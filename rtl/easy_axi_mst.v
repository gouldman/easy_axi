==> flow/design.v <==
`timescale 1ns / 1ps
module EASYAXI_MST (
    input  wire                      clk,
    input  wire                      rst_n, 
    input  wire                      enable,
    output wire                      axi_mst_arvalid,
    input  wire                      axi_mst_arready,
    output wire  [4    -1:0] axi_mst_arid,
    output wire  [16  -1:0] axi_mst_araddr,
    output wire  [8   -1:0] axi_mst_arlen,
    output wire  [3  -1:0] axi_mst_arsize,
    output wire  [2 -1:0] axi_mst_arburst,
    input  wire                      axi_mst_rvalid,
    output wire                      axi_mst_rready,
    input  wire  [32  -1:0] axi_mst_rdata,
    input  wire  [2  -1:0] axi_mst_rresp,
    input  wire                      axi_mst_rlast
);
localparam DLY = 0.1;
reg axi_mst_arvalid_r;
reg [4  -1:0]  axi_mst_arid_r;
reg [16 -1:0] axi_mst_araddr_r;
reg [3 -1:0] axi_mst_arsize_r;
reg [8   -1:0] axi_mst_arlen_r;
reg [2 -1:0] axi_mst_arburst_r;
reg  [32  -1:0] rd_data_buff_r;       
reg  [2  -1:0] rd_resp_buff_r;       
reg trans_buffer_r; 
wire trans_buffer_set;
wire trans_buffer_clr;
wire ar_hs_done;
wire rd_hs_done;
wire arvalid_set;
wire arvalid_clr;
wire ar_req_change;
wire store_data;
assign ar_hs_done = axi_mst_arvalid && axi_mst_arready;
assign rd_hs_done = axi_mst_rvalid && axi_mst_rready;
assign arvalid_set = enable && ~trans_buffer_r;
assign arvalid_clr = ar_hs_done;
assign ar_req_change = ar_hs_done;
assign trans_buffer_clr = rd_hs_done && axi_mst_rlast;
assign trans_buffer_set = ar_hs_done;
assign store_data = rd_hs_done;
always @(posedge clk or negedge rst_n) begin
    if(!rst_n)
        axi_mst_arvalid_r <= #DLY 0;
    else if(arvalid_clr)
        axi_mst_arvalid_r <= #DLY 0;
    else if(arvalid_set)
        axi_mst_arvalid_r <= #DLY 1;
end
always @(posedge clk or negedge rst_n) begin
    if(!rst_n) begin
        axi_mst_arid_r <= #DLY 0;
        axi_mst_araddr_r <= #DLY 0;
        axi_mst_arsize_r <= 3'b010;
        axi_mst_arlen_r <= 0;
        axi_mst_arburst_r <= 2'b00;
    end else if(ar_req_change) begin
        axi_mst_arid_r <= #DLY axi_mst_arid_r + 1'b1;
        axi_mst_araddr_r <= #DLY (axi_mst_arid > 8) ? axi_mst_araddr_r + 4'b1000 : axi_mst_araddr_r;
        axi_mst_arlen_r <= axi_mst_arid_r + 1'b1;
    end
end
always @(posedge clk or negedge rst_n) begin
    if (!rst_n) begin
        trans_buffer_r <= 0;
    end
    else if(trans_buffer_set) begin
        trans_buffer_r <= 1;
    end else if(trans_buffer_clr) begin
        trans_buffer_r <= 0;
    end
end
always @(posedge clk or negedge rst_n) begin
    if (!rst_n) begin
        rd_data_buff_r <= 0;
        rd_resp_buff_r <= 0 ;
    end
    else if(store_data) begin
        rd_data_buff_r <= axi_mst_rdata;
        rd_resp_buff_r <= axi_mst_rresp ;
    end
end
assign axi_mst_arvalid = axi_mst_arvalid_r;
assign axi_mst_arid = axi_mst_arid_r;
assign axi_mst_araddr = axi_mst_araddr_r;
assign axi_mst_arlen = axi_mst_arlen_r;
assign axi_mst_arsize = axi_mst_arsize_r;
assign axi_mst_arburst = axi_mst_arburst_r;
assign axi_mst_rready = 1;
endmodule
== Step by step through the tools: EASYAXI_MST ==
The steps from the RTL of EASYAXI_MST to its reports follow in flow order.
Line numbers count from 1 in the design file above.
A cell with n/a has no value.
Inputs
  top: EASYAXI_MST
  clock: clk
  standard-cell library: sky130hd
  timing corner: tt_025C_1v80

== After elaboration ==
Counts by Yosys on the flattened word-level netlist (proc, flatten, opt, wreduce; memories kept). Register bits leave out memories and registers merged into their read ports (data or address). Print and check cells are left out.
Bit counts
  register bits: 30
  bits of input ports: 40
  output and inout bits: 35
Operators by class
  add/subtract/negate cells: 3
  $lt $le $gt $ge: 1
  mux-type cells: 4
  bitwise operators: 1
  reductions and logical operators: 6
Operator list (count)
  16-bit by 4-bit adder with 16-bit output (second input constant): 1
  4-bit by 1-bit adder with 5-bit output (second input constant): 1
  2-bit nonzero test: 2
  4-bit by 1-bit adder with 4-bit output (second input constant): 1
  4-bit greater-than comparator (second input constant): 1
  1-bit two-way mux: 4
  1-bit logical AND: 3
  2-bit AND reduction: 1
  1-bit inverter: 1

== Depth ==
Longest topological path by Yosys (ltp), each cell counted once; first at word level (registers and memories cut), then after technology mapping (sequential cells cut; the memories' decode and read muxes count).
Logic depth
  depth in word-level cells: 4
  ABC_AREA: 0
  depth in mapped cells: 6
  gate-level depth less buffers: 6

== After synthesis ==
Yosys stat after the flow's synthesis: flattened, memories mapped to cells. It holds for the ABC_AREA given above (unset counts as 0); a run with the other value may have another netlist.
The area totals of this step are shown rounded.
Cell types
  sky130_fd_sc_hd__dfrtp_1: count 20, area in all 500.48 um^2
  sky130_fd_sc_hd__buf_4: count 16, area in all 120.115 um^2
  sky130_fd_sc_hd__xnor2_1: count 10, area in all 87.584 um^2
  sky130_fd_sc_hd__xor2_1: count 5, area in all 43.792 um^2
  sky130_fd_sc_hd__ha_1: count 3, area in all 37.536 um^2
  sky130_fd_sc_hd__nand2_1: count 9, area in all 33.782 um^2
  sky130_fd_sc_hd__nand3_1: count 6, area in all 30.029 um^2
  sky130_fd_sc_hd__and4_1: count 3, area in all 26.275 um^2
  sky130_fd_sc_hd__mux2_2: count 2, area in all 22.522 um^2
  sky130_fd_sc_hd__nand4_1: count 3, area in all 18.768 um^2
  sky130_fd_sc_hd__nor3_4: count 1, area in all 16.266 um^2
  sky130_fd_sc_hd__mux2i_1: count 1, area in all 10.01 um^2
  sky130_fd_sc_hd__nand3_2: count 1, area in all 10.01 um^2
  sky130_fd_sc_hd__nor3_2: count 1, area in all 10.01 um^2
  sky130_fd_sc_hd__nor2b_2: count 1, area in all 8.758 um^2
  sky130_fd_sc_hd__conb_1: count 2, area in all 7.507 um^2
  sky130_fd_sc_hd__inv_1: count 2, area in all 7.507 um^2
  sky130_fd_sc_hd__and3_1: count 1, area in all 6.256 um^2
Other cell types: 4; their cells: 4.
Synthesis totals
  cells in the netlist: 91
  mapped area: 1020 um^2
  area of sequential cells: 500 um^2
  flip-flops: 20

== Worst setup path after synthesis ==
Path of least setup slack by OpenSTA after synthesis, without wires, with an ideal clock, recovery checks aside; 20% of the period is set as input and as output delay. Where synthesis merged equal registers, the netlist keeps one of their names.
Timing post-synthesis
  path kind: flip-flop to flip-flop
  start: register axi_mst_arid_r[0]
  end: register axi_mst_araddr_r[10]
  clock period: 1800 ps
  time at the first pin: 0 ps
  data arrival time: 1387 ps
  required time: 1675 ps
  setup slack: 288 ps
  delay of the path: 1512 ps
  driving pins on the path: 7
  buffers on the path: 0
  period reached after synthesis: 1512 ps
"delay of the path" is the arrival time less input delay plus setup time.
"driving pins on the path": output pins that drive a net of the path, with the launching flip-flop's if there is one; two outputs of one cell count as two.
"period reached after synthesis" is the clock period less the worst setup slack; recovery checks do not enter. This is arithmetic on one report: input and output delays are still those of the set period (20% each).
The rows between start and end are the longest chain of elaborated cells between them; the timing report does not say that the signal goes this way. Where chains are equally long, one stands for them.
A line is the first line of the expression or statement that the cell stems from. Yosys adds cells for indexed reads and writes and turns some case tables into memories.
Between the ends, post-synthesis
  cell sequence: sky130_fd_sc_hd__dfrtp_1 -> sky130_fd_sc_hd__inv_1 -> sky130_fd_sc_hd__ha_1 -> sky130_fd_sc_hd__nor2b_2 -> sky130_fd_sc_hd__nor3_2 -> sky130_fd_sc_hd__nand4_1 -> sky130_fd_sc_hd__xnor2_1
  length of the longest elaborated chain: 2
  elaborated cells between the ends (all ways): 2
  RTL lines with such cells: 1
  classes of those cells: compare: 1; reduce/logical: 1
Ends and longest elaborated chain, post-synthesis
  from (decl): RTL line 21  | reg [4  -1:0]  axi_mst_arid_r;
  from (assign): RTL line 55  | axi_mst_arid_r <= #DLY 0;
  from (assign): RTL line 61  | axi_mst_arid_r <= #DLY axi_mst_arid_r + 1'b1;
  4-bit greater-than comparator: RTL line 62  | axi_mst_araddr_r <= #DLY (axi_mst_arid > 8) ? axi_mst_araddr_r + 4'b1000 : axi_mst_araddr_r;
  2-bit AND reduction
  to (assign): RTL line 56  | axi_mst_araddr_r <= #DLY 0;
  to (assign): RTL line 62
  to (decl): RTL line 22  | reg [16 -1:0] axi_mst_araddr_r;

== Path in the finished layout ==
Path of least setup slack in the final report of flow run 2 (OpenROAD, finished layout, wires in). Where an end is a register, its clock arrival counts in the times.
The path's times are printed in steps of 10 ps; the period is the one set.
Timing after layout
  path kind: input port to flip-flop
  start: input port axi_mst_arready
  end: register axi_mst_araddr_r[10]
  clock period: 2260 ps
  time at the first pin: 450 ps
  data arrival time: 2070 ps
  required time: 2490 ps
  setup slack: 420 ps
  driving pins on the path: 5
  buffers on the path: 1
The rows between start and end are the longest chain of elaborated cells between them; the timing report does not say that the signal goes this way. Where chains are equally long, one stands for them.
Between the ends, after layout
  cell sequence: sky130_fd_sc_hd__clkdlybuf4s50_1 -> sky130_fd_sc_hd__nand3_2 -> sky130_fd_sc_hd__nor3_4 -> sky130_fd_sc_hd__nand4_1 -> sky130_fd_sc_hd__xnor2_1
  length of the longest elaborated chain: 2
  elaborated cells between the ends (all ways): 2
  RTL lines with such cells: 1
  classes of those cells: reduce/logical: 2
Ends and longest elaborated chain, after layout
  from (decl): RTL line 7  | input  wire                      axi_mst_arready,
  1-bit logical AND: RTL line 37  | assign ar_hs_done = axi_mst_arvalid && axi_mst_arready;
  2-bit AND reduction
  to (assign): RTL line 56  | axi_mst_araddr_r <= #DLY 0;
  to (assign): RTL line 62  | axi_mst_araddr_r <= #DLY (axi_mst_arid > 8) ? axi_mst_araddr_r + 4'b1000 : axi_mst_araddr_r;
  to (decl): RTL line 22  | reg [16 -1:0] axi_mst_araddr_r;

Ticket comment

Top module EASYAXI_MST; platform sky130hd; tools Yosys and OpenROAD; 2 stored runs in no particular order. Input and output delays are each 20% of the period that was set; the output load is 0.01 pF.
"clock period achieved" = clock period - worst setup slack. The figure is calculated, with input and output delays left at 20% of the set period.
"worst setup path time" means the part of the period allowed to the worst setup path (the constraints hold back 20% at inputs and 20% at outputs) less its slack; where the path has registers, the arrival times of their clocks count too.
By "overall power" is meant OpenSTA's value without simulated activity: inputs other than the clock are taken to toggle once in ten clock periods, and the tool carries that through the logic.
"worst setup path time" is known to 10 ps.
Values from the reports are rounded here.

==> flow run 1: settings <==
{ "period_ns": 2.72, "CORE_UTILIZATION": 49, "PLACE_DENSITY_LB_ADDON": 0.3, "CORE_ASPECT_RATIO": 0.7, "CORE_MARGIN": 6, "CELL_PAD_IN_SITES_GLOBAL_PLACEMENT": 0, "CELL_PAD_IN_SITES_DETAIL_PLACEMENT": 2, "TNS_END_PERCENT": 45, "ABC_AREA": 0, "GPL_ROUTABILITY_DRIVEN": 0, "CTS_CLUSTER_DIAMETER": 95, "CAP_MARGIN": 35, "SLEW_MARGIN": 40 }
==> flow run 1: results <==
stopped before the end: placement reported DPL-0033

==> flow run 2: settings <==
{ "period_ns": 2.26, "CORE_UTILIZATION": 64, "SETUP_SLACK_MARGIN": 0.51, "HOLD_SLACK_MARGIN": -0.04, "CORE_ASPECT_RATIO": 1.84, "TNS_END_PERCENT": 50, "GPL_TIMING_DRIVEN": 1, "GPL_ROUTABILITY_DRIVEN": 0, "MIN_ROUTING_LAYER": "met2", "CAP_MARGIN": 20, "CORE_MARGIN": 2, "SLEW_MARGIN": 20 }
==> flow run 2: results <==
worst setup path time: 1390 ps
worst setup path type: input port to flip-flop
setup total negative slack: 0 ps
standard-cell area after layout: 1420 um^2
die size: 1940 um^2
smallest setup slack: 422 ps
synthesized cell area: 1020 um^2
clock period achieved: 1838 ps
overall power: 1400 µW
utilization in the final report: 0.951
